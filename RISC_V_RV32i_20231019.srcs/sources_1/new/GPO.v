==> flow/design.v <==
`timescale 1ns / 1ps
module GPO(
    input clk,
    input reset,
    input sel,
    input address,
    input we,
    input [31:0] wData,
    output [31:0] rData,
    output [3:0] outPort
    );
    reg [31:0] gpoRegMap[0:1];
    assign outPort = gpoRegMap[1][3:0];
    assign rData = we ? 32'bx : gpoRegMap[address];
    always @(posedge clk, posedge reset) begin
        if (reset) begin
            gpoRegMap[0] = 0;
            gpoRegMap[1] = 0;
        end
        else begin
            if (sel && we) begin
                gpoRegMap[address] = wData;
                end
            end        
      end 
endmodule
# Step by step through the tools: GPO

What the tools print for GPO, step after step.
Lines are those of the file above, counted from 1.
Operators carry their Yosys type and port widths (W data, S select, Z words).
Library cell names are shortened.
The mark n/a stands for no value.

Design top: GPO
Clock input: clk
Library: sky130hd
Corner: tt_025C_1v80

# Elaborated design

Yosys after proc, flatten, opt, wreduce and memory -nomap, before mapping. Print and check cells are not counted. Equal cells are merged and count once.

Register bits after elaboration: 64
Latch bits: 0
Bits in writable memories: 0
Memory bits (read-only): 0
Clocked read ports x word width: 0
Memories kept: 0
Output and inout bits: 36
Elaborated cells: 10

Add/subtract/negate cells: 0
Multipliers: 0
Div/mod/pow operators: 0
Order comparisons: 0
Eq/ne operators: 0
Shift-type cells: 0
Mux-type cells: 4
Bitwise operators: 1
Reduce/logical cells: 3

Operators by type and width:

| cell                | number |
| $mux W32            | 3 |
| $pmux W32 S2        | 1 |
| $reduce_and A2 Y1   | 2 |
| $logic_and A1 B1 Y1 | 1 |
| $not A1 Y1          | 1 |

# Logic depth

Yosys ltp: most cells in a row. Word level: on the elaborated netlist, between registers, memories and ports. Mapped: between sequential cells and ports; inverters and the memories' decode and read muxes count.

Depth in word-level cells: 3
ABC_AREA: 1
Gate-level depth with buffers: 5
Mapped depth without buffers: 4

# Mapped cells and area

Source: synth_stat.txt of the flow (Yosys; design flattened, memories mapped). It holds for the ABC_AREA given above (unset counts as 0); a run with the other value may have another netlist.
Totals and module areas in this step are rounded.

Cell types:

| type    | number | total area (um^2) |
| dfrtp_1 | 64     | 1.6E+03 |
| nand2_1 | 224    | 840.806 |
| nand4_1 | 64     | 400.384 |
| buf_2   | 30     | 150.144 |
| buf_4   | 8      | 60.058 |
| nand3_1 | 2      | 10.01 |
| inv_1   | 2      | 7.507 |

Standard cells after synthesis: 394
Chip area (Yosys): 3070 um^2
Area of sequential cells: 1600 um^2
Flip-flops: 64
Buffer cells: 38

# Timing after synthesis

OpenSTA on the mapped netlist: ideal clock, no wires. The path of least setup slack (recovery checks aside). Input and output delay are each 20% of the period. Register names are those of the netlist, which keeps one name where synthesis merged equal registers.

Path type: in2out
From: in address
To: out rData[0]
Clock period: 2.16 ns
Output delay: 0.432 ns
Time at the first pin: 0.432 ns
Arrival time: 0.936 ns
Setup slack: 0.792 ns
Path delay: 0.504 ns
Driving pins on the path: 5
Path buffers: 2
Synthesis period reached: 1.368 ns

"path delay" is the arrival time less input delay plus setup time.
A path that ends at an output port has no setup time.
"driving pins on the path": output pins that drive a net of the path, with the launching flip-flop's if there is one; two outputs of one cell count as two.
"synthesis period reached" is the clock period less the worst setup slack; recovery checks do not enter. This is arithmetic on one report: input and output delays are still those of the set period (20% each).
The rows between start and end are the longest chain of elaborated cells between them; the timing report does not say that the signal goes this way. Where chains are equally long, one stands for them.
A line is the first line of the expression or statement that the cell stems from. Yosys adds cells for indexed reads and writes and turns some case tables into memories.

Path through: inv_1 -> buf_4 -> buf_2 -> nand2_1 -> nand2_1
Cells in the longest elaborated chain: 3
Elaborated cells between the ends (all ways): 3

RTL lines, path after synthesis:

| element      | line | source |
| from (decl)  | 6    | `input address,` |
| $not A1 Y1   | 14   | `assign rData = we ? 32'bx : gpoRegMap[address];` |
| $pmux W32 S2 | 14   |  |
| $mux W32     | 14   |  |
| to (decl)    | 9    | `output [31:0] rData,` |

# Worst path after layout

Path of least setup slack in the final report of job 1 (OpenROAD, finished layout, wires in). Where an end is a register, its clock arrival counts in the times.

Path type: reg2out
From: reg gpoRegMap[0][4]
To: out rData[4]
Clock period: 1.22 ns
Output delay: 0.24 ns
Time at the first pin: 0.34 ns
Arrival time: 1.05 ns
Setup slack: -0.07 ns
Driving pins on the path: 4
Path buffers: 1

The rows between start and end are the longest chain of elaborated cells between them; the timing report does not say that the signal goes this way. Where chains are equally long, one stands for them.

Path through: dfrtp_1 -> nand2_1 -> nand2_1 -> buf_6
Cells in the longest elaborated chain: 2
Elaborated cells between the ends (all ways): 2
Source lines of those cells: 1

RTL lines, path after layout:

| element       | line | source |
| from (decl)   | 12   | `reg [31:0] gpoRegMap[0:1];` |
| from (assign) | 17   | `gpoRegMap[0] = 0;` |
| from (assign) | 22   | `gpoRegMap[address] = wData;` |
| $pmux W32 S2  | 14   | `assign rData = we ? 32'bx : gpoRegMap[address];` |
| $mux W32      | 14   |  |
| to (decl)     | 9    | `output [31:0] rData,` |

Wiki page: GPO / flow data

2 stored runs of GPO in the flow (synthesis by Yosys, layout by OpenROAD, sky130hd cells), in arbitrary order. Constraints: input delay and output delay 20% of the set period each, output load 0.01 pF.
"reached clock period": clock period set for the run, less the worst setup slack. It is reckoned from that one timing run; input and output delays stay at 20% of the period that was set.
"time of the worst setup path": the worst setup path's part of the clock period (all of it between registers, 20% less for each end at a port) less its slack. A launch clock that arrives late makes it longer, a capture clock that arrives late makes it shorter.
"power" rests on the timing tool's default activity at the inputs, not on a simulated workload.
Values from the reports are rounded here.

## Job 1

==> flow/run.sh <==
#!/bin/bash
# the make line also repeats the synthesis and layout settings of config.mk as NAME=value (left out here)
make -C /OpenROAD-flow-scripts/flow DESIGN_CONFIG=/design/flow/config.mk WORK_HOME=/design/flow/orfs CLKGATE_MAP_FILE= finish
==> flow/config.mk <==
export PLATFORM = sky130hd
export DESIGN_NAME = GPO
export DESIGN_NICKNAME = GPO
export VERILOG_FILES = /design/flow/design.v
export SDC_FILE = /design/flow/constraint.sdc
export NUM_CORES = 4
export LEC_CHECK = 0
export ABC_AREA = 1
export CAP_MARGIN = 20
export CELL_PAD_IN_SITES_DETAIL_PLACEMENT = 2
export CORE_MARGIN = 2
export CORE_UTILIZATION = 28
export GPL_ROUTABILITY_DRIVEN = 0
export MAX_ROUTING_LAYER = met4
export SLEW_MARGIN = 30
export TNS_END_PERCENT = 40
==> flow/constraint.sdc <==
create_clock -name core_clock -period 1.22 [get_ports {clk}]
set_input_delay 0.2440 -clock core_clock [delete_from_list [all_inputs] [get_ports {clk}]]
set_output_delay 0.2440 -clock core_clock [all_outputs]
set_load 0.01 [all_outputs]

| result of job 1 | value |
|---|---|
| sum of negative setup slack | -0.501 ns |
| time of the worst setup path | 1.05 ns |
| type of the worst setup path | reg2out |
| chip area after synthesis (Yosys) | 3070 um^2 |
| worst setup slack after layout | -0.071 ns |
| utilization in the final report | 38.8 % |
| reached clock period | 1.291 ns |
| die area | 11800 um^2 |
| power | 5950 uW |

## Job 2

==> flow/run.sh <==
#!/bin/bash
# the make line also repeats the synthesis and layout settings of config.mk as NAME=value (left out here)
make -C /OpenROAD-flow-scripts/flow DESIGN_CONFIG=/design/flow/config.mk WORK_HOME=/design/flow/orfs CLKGATE_MAP_FILE= finish
==> flow/config.mk <==
export PLATFORM = sky130hd
export DESIGN_NAME = GPO
export DESIGN_NICKNAME = GPO
export VERILOG_FILES = /design/flow/design.v
export SDC_FILE = /design/flow/constraint.sdc
export NUM_CORES = 4
export LEC_CHECK = 0
export CAP_MARGIN = 20
export CORE_ASPECT_RATIO = 1.43
export CORE_MARGIN = 7
export CORE_UTILIZATION = 54
export CTS_CLUSTER_DIAMETER = 208
export GPL_ROUTABILITY_DRIVEN = 1
export MAX_ROUTING_LAYER = met5
export PLACE_DENSITY_LB_ADDON = 0.0
export SETUP_SLACK_MARGIN = -0.06
export SLEW_MARGIN = 25
export TNS_END_PERCENT = 90
==> flow/constraint.sdc <==
create_clock -name core_clock -period 1.47 [get_ports {clk}]
set_input_delay 0.2940 -clock core_clock [delete_from_list [all_inputs] [get_ports {clk}]]
set_output_delay 0.2940 -clock core_clock [all_outputs]
set_load 0.01 [all_outputs]

| result of job 2 | value |
|---|---|
| chip area after synthesis (Yosys) | 2930 um^2 |
| worst setup slack after layout | -0.025 ns |
| reached clock period | 1.495 ns |
| time of the worst setup path | 1.20 ns |
| type of the worst setup path | reg2out |
| power | 4900 uW |
| die area | 7720 um^2 |
| sum of negative setup slack | -0.033 ns |
| utilization in the final report | 75.5 % |
